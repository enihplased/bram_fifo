==> flow/design.v <==
`timescale 1ns / 100ps
module syncbram_fifo ( clk, rst, buf_in, buf_out, wr_en, rd_en, buf_empty, buf_full );
input                     clk;
input                     rst;
input                     wr_en;
input                     rd_en;
input           [ 7 : 0 ] buf_in;
output          [ 7 : 0 ] buf_out;
output                    buf_empty;                        
output                    buf_full;                         
reg             [ 7 : 0 ] buf_out;                          
reg    [ 3 : 0 ] rd_ptr;                           
reg    [ 3 : 0 ] wr_ptr;                           
reg             [ 7 : 0 ] buf_mem[ ( 1 << 3 ) - 1 : 0 ];     
assign buf_full = (( rd_ptr[3] != wr_ptr[3]) && ( rd_ptr[3-1 : 0] == wr_ptr[3-1 : 0] ));
assign buf_empty = ( rd_ptr == wr_ptr );
always @( posedge clk )
begin
   if ( rst )
      buf_out <= 8'b0;                                      
   else if ( rd_en && !buf_empty )
      buf_out <= buf_mem[rd_ptr[3-1 : 0]];         
end
always@( posedge clk )
begin
   if ( wr_en && !buf_full )
      buf_mem[wr_ptr[3-1 : 0]] <= buf_in;          
end
always@( posedge clk )
begin
   if ( rst )                                               
      begin
         wr_ptr <= 3'd0;                           
         rd_ptr <= 3'd0;                           
      end
   else
   begin
      if ( !buf_full && wr_en )                             
         wr_ptr <= wr_ptr + 3'd1;                  
      if ( !buf_empty && rd_en )                            
         rd_ptr <= rd_ptr + 3'd1;                  
   end
end
endmodule
Tool chain data of syncbram_fifo
The steps from the RTL of syncbram_fifo to its reports follow in flow order.
Line numbers count from 1 in the design file above.
Operators: Yosys type, input widths -> output width; for muxes data width and select width s.
Library cell names are shortened.
{ "design": {"design": "syncbram_fifo", "clock_port": "clk", "lib": "sky130hd", "corner": "tt_025C_1v80"} }

After elaboration
Counts by Yosys on the flattened word-level netlist (proc, flatten, opt, wreduce; memories kept). Register bits leave out memories and registers merged into their read ports (data or address); mux counts leave out enables and synchronous resets folded into registers. Print and check cells are left out. Cells with the same type and inputs are merged into one.
Memory sizes are those after Yosys's memory passes, which may raise the word count (mostly to a power of two), join words into wider ones and drop unused or constant bits.
{ "word_totals": {"input_bits": 12, "word_cells": 16, "memories": 1, "ff_bits": 8, "out_inout_bits": 10, "clocked_rd_ports_x_width": 8, "ramBits": 64} }
{ "classes": {"reduce_logical": 5, "n_eq": 3, "muxes": 3, "add_sub_neg": 2} }
{ "memory_table": {"columns": ["name", "words", "width", "read_ports", "write_ports", "line", "rtl"], "rows": [
  ["buf_mem", 8, 8, 1, 1, 14, "reg             [ 7 : 0 ] buf_mem[ ( 1 << 3 ) - 1 : 0 ];"]
]} }
{ "ops": {"columns": ["operator", "n"], "rows": [
  ["$add 4x1->4 const B", 2],
  ["$mux 8", 1],
  ["$eq 4x4->1", 1],
  ["$logic_and 1x1->1", 3],
  ["$eq 3x3->1", 1],
  ["$mux 3", 1],
  ["$logic_not 1->1", 2],
  ["$ne 1x1->1", 1],
  ["$mux 1", 1]
]} }

Logic depth
Longest topological path by Yosys (ltp), each cell counted once; first at word level (registers and memories cut), then after technology mapping (sequential cells cut; the memories' decode and read muxes count).
{ "logic_depth": {"word_depth": 5, "ABC_AREA": 0, "mapped_depth": 6, "ltp_nobuf": 5} }

Netlist
The flow's flattened synthesis, as Yosys stat reports it; memories are mapped. The netlist is that of the ABC_AREA named above (0 if unset); the other value can give another one.
Totals and module areas in this step are rounded.
{ "synth_totals": {"seqArea_um2": 2242, "area_um2": 3207, "n_buf": 9, "mapped_cells": 177, "ffs": 80} }
{ "by_type": {"columns": ["cell_type", "n", "area_total_um2"], "rows": [
  ["edfxtp_1", 64, 1.92E+03],
  ["dfxtp_1", 16, 320.307],
  ["mux4_2", 11, 247.738],
  ["mux4_1", 5, 131.376],
  ["mux2i_1", 9, 90.086],
  ["o2bb2ai_1", 7, 61.309],
  ["nor2_1", 11, 41.29],
  ["xnor2_1", 4, 35.034],
  ["xor2_1", 3, 26.275],
  ["ha_1", 2, 25.024],
  ["buf_6", 2, 22.522],
  ["a2bb2o_4", 1, 20.019],
  ["inv_1", 5, 18.768],
  ["nor3_4", 1, 16.266],
  ["xnor2_2", 1, 16.266],
  ["buf_4", 2, 15.014],
  ["nand2_1", 4, 15.014],
  ["nand3_1", 3, 15.014]
]} }
Not listed: further types 20, cells in them 26.

Worst setup path after synthesis
OpenSTA on the mapped netlist: ideal clock, no wires. The path of least setup slack (recovery checks aside). Input and output delay are each 20% of the period. Register names are those of the netlist, which keeps one name where synthesis merged equal registers.
{ "synth_path": {"kind": "input to register", "start": "input port wr_en", "end": "memory buf_mem[2][0]", "setup_time_ns": 0.383, "setup_slack_ns": 1.039, "delay_ns": 1.593, "t_first_pin_ns": 0.658, "t_required_ns": 2.907, "path_buffers": 0, "path_stages": 4, "input_delay_ns": 0.658, "t_arrival_ns": 1.868, "clock_period_ns": 3.29, "period_less_setup_slack_ns": 2.251} }
"delay_ns" is the arrival time less input delay plus setup time.
"path_stages": output pins that drive a net of the path, with the launching flip-flop's if there is one; two outputs of one cell count as two.
"period_less_setup_slack_ns" is the clock period less the worst setup slack; recovery checks do not enter. This is arithmetic on one report: input and output delays are still those of the set period (20% each).
The rows between start and end are the longest chain of elaborated cells between them; the timing report does not say that the signal goes this way. Where chains are equally long, one stands for them.
Each line given opens the expression or statement behind the cell; cells for indexed reads and writes are added by Yosys, which also makes memories of some case tables.
Only ways into the end's enable, where the timed path ends, are counted here.
{ "synth_between": {"path_cell_list": "inv_1 -> a41o_2 -> or2_2 -> nor3_1", "elab_chain_cells": 2, "cells_between": 3, "cone_classes": "mux (2); reduce/logical (1)"} }
{ "synth_lines": {"columns": ["element", "line", "rtl"], "rows": [
  ["start, declared", 5, "input                     wr_en;"],
  ["$logic_and 1x1->1", 26, "if ( wr_en && !buf_full )"],
  ["$mux 3", 26, null],
  ["end, declared", 14, "reg             [ 7 : 0 ] buf_mem[ ( 1 << 3 ) - 1 : 0 ];"]
]} }

Path in the finished layout
From the final timing report of flow run A: the path of least setup slack in the routed layout; clock arrival at registers is part of the times.
{ "layout_path": {"kind": "register to output", "start": "register wr_ptr[0]", "end": "output port buf_empty", "t_arrival_ns": 2.00, "path_stages": 5, "path_buffers": 1, "t_first_pin_ns": 0.32, "output_delay_ns": 0.56, "t_required_ns": 2.26, "clock_period_ns": 2.82, "setup_slack_ns": 0.26} }
The rows between start and end are the longest chain of elaborated cells between them; the timing report does not say that the signal goes this way. Where chains are equally long, one stands for them.
{ "layout_between": {"path_cell_list": "dfxtp_1 -> xnor2_1 -> nand4_1 -> inv_1 -> clkdlybuf4s50_1", "elab_chain_cells": 1, "cells_between": 1, "lines_between": 1, "cone_classes": "eq/ne (1)"} }
{ "layout_lines": {"columns": ["element", "line", "rtl"], "rows": [
  ["start, declared", 13, "reg    [ 3 : 0 ] wr_ptr;"],
  ["start, assigned", 33, "wr_ptr <= 3'd0;"],
  ["start, assigned", 39, "wr_ptr <= wr_ptr + 3'd1;"],
  ["$eq 4x4->1", 16, "assign buf_empty = ( rd_ptr == wr_ptr );"],
  ["end, declared", 9, "output                    buf_empty;"]
]} }

Ticket comment

Measured data: module syncbram_fifo, platform sky130hd, 2 stored runs of the flow under differing settings, order arbitrary. Input and output delays are each 20% of the period that was set; the output load is 0.01 pF.
"clock_period_reached_ns" = clock period - worst setup slack. The figure is calculated, with input and output delays left at 20% of the set period.
By "power_mw" is meant OpenSTA's value without simulated activity: inputs other than the clock are taken to toggle once in ten clock periods, and the tool carries that through the logic.
The results are shown rounded.
[
  {
    "run": "flow run A",
    "settings": { "period_ns": 2.82, "CORE_UTILIZATION": 25, "CAP_MARGIN": 20, "CORE_MARGIN": 2, "SLEW_MARGIN": 20 },
    "results": { "fin_util_pct": 31.7, "tns_ns": 0.000, "fin_hold_ws_ns": 0.466, "die_area_um2": 13750, "power_mw": 2.953, "clock_period_reached_ns": 2.565, "post_synth_area_um2": 3207, "ws_setup_ns": 0.255 }
  },
  {
    "run": "flow run B",
    "settings": { "period_ns": 2.77, "CORE_UTILIZATION": 50, "SETUP_SLACK_MARGIN": 0.55, "PLACE_DENSITY_LB_ADDON": 0.16, "CORE_ASPECT_RATIO": 1.18, "GPL_TIMING_DRIVEN": 0, "CTS_CLUSTER_SIZE": 42, "CTS_CLUSTER_DIAMETER": 361, "CAP_MARGIN": 20, "CORE_MARGIN": 2, "SLEW_MARGIN": 20 },
    "results": { "fin_util_pct": 63.6, "tns_ns": 0.000, "fin_hold_ws_ns": 0.467, "die_area_um2": 7073, "power_mw": 2.682, "clock_period_reached_ns": 2.263, "post_synth_area_um2": 3207, "ws_setup_ns": 0.507 }
  }
]
